==> flow/design.v <==
interface Wishbone_bus #(
    WIDTH = 32
) (
    input clk,
    input rst
);
    logic [WIDTH-1:0]       adr;
    logic [WIDTH-1:0]       dat_miso;
    logic [WIDTH-1:0]       dat_mosi;
    logic [(WIDTH/8)-1:0] sel;
    logic we;
    logic stb;
    logic cyc;
    logic stall;
    logic ack;
    logic err;
    logic rty;
    modport M (
        input clk,
        input rst,
        output adr,
        input  dat_miso,
        output dat_mosi,
        output sel,
        output we,
        output stb,
        output cyc,
        input  stall,
        input  ack,
        input  err,
        input  rty
    );
    modport S (
        input clk,
        input rst,
        input  adr,
        output dat_miso,
        input  dat_mosi,
        input  sel,
        input  we,
        input  stb,
        input  cyc,
        output stall,
        output ack,
        output err,
        output rty
    );
endinterface
module SPI #(
    parameter CLK_FREQ = 200_000_000,
    parameter SPI_FREQ = 200_000
) (
    input wire clk,
    input wire rst,
    input wire [15:0] addr,
    input wire [7:0] mosi,
    output wire [7:0] miso,
    input wire write,
    output wire sd_cs,
    output wire sd_sck,
    output wire sd_mosi,
    input wire sd_miso,
    input wire sd_det,
    output wire [7:0] debug
);
    reg [7:0] spi_data;
    reg [7:0] spi_ctrl;
    initial begin
        spi_data <= 8'h0;
        spi_ctrl <= 8'h2;
    end
    assign miso = addr[0] ? {!sd_det, spi_ctrl[6:0]} : spi_data;
    reg clk200;
    integer toggle_val = (CLK_FREQ/SPI_FREQ/2)-1;
    reg [$clog2(CLK_FREQ/SPI_FREQ/2):0] counter;
    initial begin
        counter <= 0;
        clk200 <= 0;
    end
    always @(posedge clk or posedge rst) begin
        if(rst) begin
            counter <= 0;
            clk200 <= 0;
        end else begin
            if(counter == toggle_val) begin
                counter <= 0;
                clk200 <= !clk200;
            end else begin
                counter <= counter+1;
            end
        end
    end
    wire busy = spi_ctrl[0];
    reg sBusy;
    initial sBusy <= 0;
    assign sd_cs = spi_ctrl[1];
    assign sd_sck = sBusy ? clk200 : 0;
    assign sd_mosi = sBusy ? spi_data[7] : 1;
    wire neg = (counter == 0) && !clk200;
    wire pos = (counter == 0) && clk200;
    reg prev_write;
    always @(posedge clk) begin
        prev_write <= write;
    end
    wire wr_pos = !prev_write && write;
    reg [2:0] send_counter;
    reg in_buf;
    always @(posedge clk or posedge rst) begin
        if(rst) begin
            spi_data <= 8'h0;
            spi_ctrl <= 8'h2;
            send_counter <= 3'b000;
            in_buf <= 0;
            sBusy <= 0;
        end else if(write) begin
            if(addr[0])
                spi_ctrl <= mosi;
            else
                spi_data <= mosi;
        end else if(neg) begin
            sBusy <= busy;
            if(sBusy) begin
                spi_data <= {spi_data[6:0], in_buf};
                send_counter <= send_counter + 1;
                if(send_counter == 3'b111) begin
                    spi_ctrl <= {spi_ctrl[7:1], 1'b0};
                    sBusy <= 0;
                end
            end
        end else if(pos && sBusy) begin
            in_buf <= sd_miso;
        end
    end
endmodule
From RTL to reports: SPI
Tool output for the design above, in the order of the flow.
Line numbers count from 1 in the design file above.
Operators: Yosys type, input widths -> output width; for muxes data width and select width s.
Library cell names are shortened.
A cell with n/a has no value.

set-up
  top = SPI
  clock = clk
  library = sky130hd
  timing corner = tt_025C_1v80

Word-level counts
Counts by Yosys on the flattened word-level netlist (proc, flatten, opt, wreduce; memories kept). Register bits leave out memories and registers merged into their read ports (data or address). Print and check cells are left out. Cells with the same type and inputs are merged into one.

storage and ports
  cells after elaboration = 46
  bits of input ports = 29
  output and inout port bits = 19
  register bits after elaboration = 31

cells by class
  reductions and logical operators = 15
  equality and inequality tests = 4
  bitwise logic cells = 2
  add/subtract/negate cells = 2
  multiplexer cells = 15

operator list
  cell                   number
  $mux 8                 5
  $mux 7                 2
  $add 10x1->10 const B  1
  $eq 10x9->1 const B    1
  $logic_not 10->1       1
  $mux 10                1
  $reduce_and 3->1       3
  $mux 1                 7
  $reduce_bool 2->1      3
  $ne 2x2->1 const B     2
  $reduce_and 2->1       2
  $reduce_and 4->1       1
  $logic_and 1x1->1      3
  $add 3x1->3 const B    1
  $eq 3x3->1 const B     1
  $not 1->1              2
  $logic_not 1->1        2

Depth
Longest topological path by Yosys (ltp), each cell counted once; first at word level (registers and memories cut), then after technology mapping (sequential cells cut; the memories' decode and read muxes count).

depth
  word-level depth = 5
  ABC_AREA = 1
  mapped depth = 9
  gate-level depth less buffers = 9

After synthesis
Yosys stat after the flow's synthesis: flattened, memories mapped to cells. It holds for the ABC_AREA given above (unset counts as 0); a run with the other value may have another netlist.

cells by type
  type     number  total area (µm²)
  dfrtp_1  30      750.72
  nand2_1  65      243.984
  o21ai_0  24      120.115
  inv_1    28      105.101
  nand3_1  21      105.101
  buf_4    8       60.058
  ha_1     4       50.048
  dfstp_2  1       26.275
  xor2_1   3       26.275
  nor3_1   5       25.024
  buf_6    2       22.522
  nor2_1   6       22.522
  nor2_4   2       22.522
  nor2_2   3       18.768
  a21oi_1  3       15.014
  nand2_2  2       12.512
  nand4_1  2       12.512
  nand4_2  1       12.512

Not listed: further types 9, cells in them 10.

synthesis totals
  mapped area = 0.0017116 mm²
  buffer cells = 12
  mapped flip-flops = 31
  sequential area = 0.000777 mm²
  mapped cells = 220

Timing after synthesis
OpenSTA on the mapped netlist: ideal clock, no wires. The path of least setup slack (recovery checks aside). Input and output delay are each 20% of the period. Register names are those of the netlist, which keeps one name where synthesis merged equal registers.

timing path after synthesis
  path kind = input port to output port
  start point = in addr[0]
  end point = out miso[5]
  delay of the path = 481 ps
  external output delay = 556 ps
  required time = 2,224 ps
  arrival time = 1,037 ps
  clock period = 2,780 ps
  launch time at the first pin = 556 ps
  path slack = 1,187 ps
  stages on the path = 2
  path buffers = 1
  input delay = 556 ps
  synthesis period reached = 1,593 ps

"delay of the path" is the arrival time less input delay plus setup time.
A path that ends at an output port has no setup time.
"stages on the path": output pins that drive a net of the path, with the launching flip-flop's if there is one; two outputs of one cell count as two.
"synthesis period reached" is the clock period less the worst setup slack; recovery checks do not enter. This is arithmetic on one report: input and output delays are still those of the set period (20% each).
The rows between start and end are the longest chain of elaborated cells between them; the timing report does not say that the signal goes this way. Where chains are equally long, one stands for them.
Each line given opens the expression or statement behind the cell; cells for indexed reads and writes are added by Yosys, which also makes memories of some case tables.

between the ends, after synthesis
  cells stage by stage = clkbuf_1 -> o21ai_0
  cells in the longest elaborated chain = 1
  elaborated cells between the ends (all ways) = 1
  RTL lines with such cells = 1
  classes of those cells = mux: 1

ends and longest elaborated chain, after synthesis
  element          line  RTL
  start, declared  55    input wire [15:0] addr,
  $mux 8           72    assign miso = addr[0] ? {!sd_det, spi_ctrl[6:0]} : spi_data;
  end, declared    57    output wire [7:0] miso,

Path in the finished layout
Path of least setup slack in the final report of flow run A (OpenROAD, finished layout, wires in). Where an end is a register, its clock arrival counts in the times.
The report prints the path's times to 10 ps; the period is as set.

timing path post-layout
  path kind = flip-flop to flip-flop
  start point = reg counter[0]
  end point = reg clk200
  arrival time = 1,720 ps
  setup time = 110 ps
  clock period = 1,020 ps
  launch time at the first pin = 340 ps
  required time = 1,250 ps
  path slack = -480 ps
  path buffers = 1
  stages on the path = 7

The rows between start and end are the longest chain of elaborated cells between them; the timing report does not say that the signal goes this way. Where chains are equally long, one stands for them.
At most two assigning lines are given for a register; there are more.

between the ends, post-layout
  cells stage by stage = dfrtp_2 -> buf_4 -> ha_4 -> nand2_1 -> nor3_1 -> nand3_1 -> xor2_1
  cells in the longest elaborated chain = 1
  elaborated cells between the ends (all ways) = 1
  RTL lines with such cells = 1
  classes of those cells = eq/ne: 1

ends and longest elaborated chain, post-layout
  element          line  RTL
  start, declared  75    reg [$clog2(CLK_FREQ/SPI_FREQ/2):0] counter;
  start, assigned  82    counter <= 0;
  start, assigned  89    counter <= counter+1;
  $eq 10x9->1      85    if(counter == toggle_val) begin
  end, assigned    83    clk200 <= 0;
  end, assigned    87    clk200 <= !clk200;
  end, declared    73    reg clk200;

Add stored flow runs of SPI

Design SPI on sky130hd. What follows are 2 stored runs of the flow, each under its own settings; their order means nothing. The constraints put input and output delay at 20% of the set period each and load the outputs with 0.01 pF.
"critical setup path time": the worst setup path's part of the clock period (all of it between registers, 20% less for each end at a port) less its slack. A launch clock that arrives late makes it longer, a capture clock that arrives late makes it shorter.
"total power of the final layout" rests on the timing tool's default activity at the inputs, not on a simulated workload.
"critical setup path time" is given in steps of 10 ps.
Among the settings, - means not set for that run.
Results: - = not shown.

setting or result                       flow run A              flow run B
period_ns                               1.02                    1.41
CORE_UTILIZATION                        47                      65
SETUP_SLACK_MARGIN                      -0.09                   0.13
PLACE_DENSITY                           0.91                    -
CORE_MARGIN                             3                       2
ABC_AREA                                1                       -
GPL_TIMING_DRIVEN                       0                       1
CTS_CLUSTER_DIAMETER                    62                      145
CAP_MARGIN                              20                      5
SLEW_MARGIN                             20                      25
PLACE_DENSITY_LB_ADDON                  -                       0.11
CELL_PAD_IN_SITES_DETAIL_PLACEMENT      -                       2
TNS_END_PERCENT                         -                       35
MAX_ROUTING_LAYER                       -                       met5
total negative setup slack (ps)         -10,584                 -
total power of the final layout (mW)    2.750                   -
critical setup path time (ps)           1,500                   -
kind of the worst setup path            flip-flop to flip-flop  -
full die area (mm²)                     0.0044017               -
setup slack of the critical path (ps)   -476                    -
utilization of the finished layout      0.708                   -
mapped cell area after synthesis (mm²)  0.0017116               -
final worst hold slack (ps)             145                     -

Flow run B: no final report: placement broke off with DPL-0033
